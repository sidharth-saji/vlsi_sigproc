==> flow/design.v <==
module NSum(
  input [2:0] N,
  input N_valid,
  input reset,
  input clk,
  output reg [3:0] sum,
  output reg sum_valid
);
  reg [2:0] i;
  wire [2:0] in_mux;
  wire [3:0] add_out;
  wire [3:0] sum_mux;
  wire i_eq_1;
  reg state;  
  parameter idle = 0, busy = 1;
  assign in_mux = state ? (i-1):N ;
  assign add_out = sum + i;
  assign sum_mux =  state ? add_out : 4'b0000 ;
  assign i_eq_1 = (i==1);
  always @(posedge clk)
    begin
      if(reset)state <= idle;
      i <= in_mux;
      sum <= sum_mux;
      sum_valid <= i_eq_1;
      case (state)
        busy: state <= i_eq_1 ? idle : busy;
        idle: state <= N_valid ? busy : idle;
      endcase
    end
endmodule
**Step by step through the tools: NSum**

What the tools print for NSum, step after step.
Lines are those of the file above, counted from 1.
A cell with -- has no value.

- Design top: NSum
- Clock: clk
- Standard-cell library: sky130hd
- Corner: tt_025C_1v80

**Word level**

Counts by Yosys on the flattened word-level netlist (proc, flatten, opt, wreduce; memories kept). Register bits leave out memories and registers merged into their read ports (data or address); mux counts leave out enables and synchronous resets folded into registers. Print and check cells are left out. Cells with the same type and inputs are merged into one.

- Input port bits: 6
- Register bits: 9
- Output and inout port bits: 5

- Muxes and demuxes: 4
- $add $sub $neg: 2
- Bitwise logic cells: 1
- Equality and inequality tests: 1

Operators by type and width:

| operator | number |
|---|---|
| 4-bit by 3-bit adder with 4-bit output | 1 |
| 3-bit by 1-bit subtractor with 3-bit output (second input constant) | 1 |
| 3-bit by 1-bit equality test with 1-bit output (second input constant) | 1 |
| 3-bit 2-to-1 mux | 1 |
| 1-bit parallel mux with 2-bit select | 1 |
| 1-bit 2-to-1 mux | 2 |
| 1-bit inverter | 1 |

**Logic depth**

Yosys ltp: most cells in a row. Word level: on the elaborated netlist, between registers, memories and ports. Mapped: between sequential cells and ports; inverters and the memories' decode and read muxes count.

- Depth after elaboration: 3
- ABC_AREA: 0
- Depth in mapped cells: 5
- Depth with buffers taken out: 5

**Netlist**

Yosys stat after the flow's synthesis: flattened, memories mapped to cells. It holds for the ABC_AREA given above (unset counts as 0); a run with the other value may have another netlist.

- Synthesis area: 411.6 µm²
- Cells in the netlist: 38
- Mapped flip-flops: 9

Cells by type:

| type | number | total area (µm²) |
|---|---|---|
| sky130_fd_sc_hd__dfxtp_1 | 9 | 180.173 |
| sky130_fd_sc_hd__ha_1 | 5 | 62.56 |
| sky130_fd_sc_hd__fa_1 | 1 | 20.019 |
| sky130_fd_sc_hd__mux2i_1 | 2 | 20.019 |
| sky130_fd_sc_hd__inv_1 | 5 | 18.768 |
| sky130_fd_sc_hd__xnor2_1 | 2 | 17.517 |
| sky130_fd_sc_hd__mux2_4 | 1 | 15.014 |
| sky130_fd_sc_hd__and2_1 | 2 | 12.512 |
| sky130_fd_sc_hd__nor2b_1 | 2 | 12.512 |
| sky130_fd_sc_hd__a21oi_1 | 2 | 10.01 |
| sky130_fd_sc_hd__a21oi_2 | 1 | 8.758 |
| sky130_fd_sc_hd__a21o_1 | 1 | 7.507 |
| sky130_fd_sc_hd__buf_4 | 1 | 7.507 |
| sky130_fd_sc_hd__nor2_1 | 2 | 7.507 |
| sky130_fd_sc_hd__or2b_1 | 1 | 7.507 |
| sky130_fd_sc_hd__nand2_1 | 1 | 3.754 |

**Worst setup path after synthesis**

Path of least setup slack by OpenSTA after synthesis, without wires, with an ideal clock, recovery checks aside; 20% of the period is set as input and as output delay. Where synthesis merged equal registers, the netlist keeps one of their names.

- Kind: register to register
- Start point: register sum[0]
- End point: register sum[2]
- Clock period: 1390 ps
- Path delay: 1315 ps
- Arrival time: 1200 ps
- Buffers on the path: 0
- Library setup time: 115 ps
- Slack: 75 ps
- Launch time at the first pin: 0 ps
- Driving pins on the path: 6
- Period reached after synthesis: 1315 ps

"path delay" = arrival - input delay + setup time.
"driving pins on the path": output pins that drive a net of the path, with the launching flip-flop's if there is one; two outputs of one cell count as two.
"period reached after synthesis" is the clock period less the worst setup slack; recovery checks do not enter. This is arithmetic on one report: input and output delays are still those of the set period (20% each).
The rows between start and end are the longest chain of elaborated cells between them; the timing report does not say that the signal goes this way. Where chains are equally long, one stands for them.
Each line given opens the expression or statement behind the cell; cells for indexed reads and writes are added by Yosys, which also makes memories of some case tables.

- Path through: sky130_fd_sc_hd__dfxtp_1 sky130_fd_sc_hd__ha_1 sky130_fd_sc_hd__inv_1 sky130_fd_sc_hd__fa_1 sky130_fd_sc_hd__xnor2_1 sky130_fd_sc_hd__and2_1
- Length of the longest elaborated chain: 1

RTL lines, path after synthesis:

| item | RTL line | source |
|---|---|---|
| from (decl) | 6 | `output reg [3:0] sum,` |
| from (assign) | 24 | `sum <= sum_mux;` |
| 4-bit by 3-bit adder with 4-bit output | 17 | `assign add_out = sum + i;` |
| to (assign) | 24 |  |
| to (decl) | 6 |  |

**Timing after layout**

Path of least setup slack in the final report of record 1 (OpenROAD, finished layout, wires in). Where an end is a register, its clock arrival counts in the times.
The path's times are printed in steps of 10 ps; the period is the one set.

- Kind: register to register
- Start point: register i[0]
- End point: register sum[2]
- Clock period: 1360 ps
- Launch time at the first pin: 230 ps
- Library setup time: 100 ps
- Arrival time: 1340 ps
- Buffers on the path: 0
- Driving pins on the path: 6
- Slack: 150 ps

The rows between start and end are the longest chain of elaborated cells between them; the timing report does not say that the signal goes this way. Where chains are equally long, one stands for them.

- Path through: sky130_fd_sc_hd__dfxtp_4 sky130_fd_sc_hd__ha_4 sky130_fd_sc_hd__inv_2 sky130_fd_sc_hd__fa_2 sky130_fd_sc_hd__xnor2_1 sky130_fd_sc_hd__and2_1
- Length of the longest elaborated chain: 1

RTL lines, path after layout:

| item | RTL line | source |
|---|---|---|
| from (decl) | 9 | `reg [2:0] i;` |
| from (assign) | 23 | `i <= in_mux;` |
| 4-bit by 3-bit adder with 4-bit output | 17 | `assign add_out = sum + i;` |
| to (assign) | 24 | `sum <= sum_mux;` |
| to (decl) | 6 | `output reg [3:0] sum,` |

Ticket comment

Record of 2 stored runs of the RTL-to-layout flow on NSum, platform sky130hd. The runs are unordered. Constraints: input delay and output delay 20% of the set period each, output load 0.01 pF.
"clock period achieved": clock period set for the run, less the worst setup slack. It is reckoned from that one timing run; input and output delays stay at 20% of the period that was set.
"total power after layout": no workload was simulated; the value follows from the tool's default switching activity.
Settings: n/a = not set for that run.
Among the results, n/a means that no value is shown for the run.

| item | record 1 | record 2 |
|---|---|---|
| period_ns | 1.36 | 1.86 |
| SETUP_SLACK_MARGIN | 0.35 | 0.42 |
| CAP_MARGIN | 20 | 20 |
| CORE_MARGIN | 2 | 2 |
| CORE_UTILIZATION | 40 | 51 |
| SLEW_MARGIN | 20 | 10 |
| PLACE_DENSITY | n/a | 0.93 |
| CELL_PAD_IN_SITES_DETAIL_PLACEMENT | n/a | 2 |
| total power after layout (mW) | 1.634 | n/a |
| full die area (µm²) | 1301.8 | n/a |
| standard-cell area after routing (µm²) | 585.6 | n/a |
| area of the synthesized netlist (µm²) | 411.6 | n/a |
| clock period achieved (ps) | 1208 | n/a |
| worst hold slack (ps) | 486 | n/a |
| total negative setup slack (ps) | 0 | n/a |
| worst setup slack after layout (ps) | 152 | n/a |

Record 2: incomplete, floorplanning halted on PDN-0185
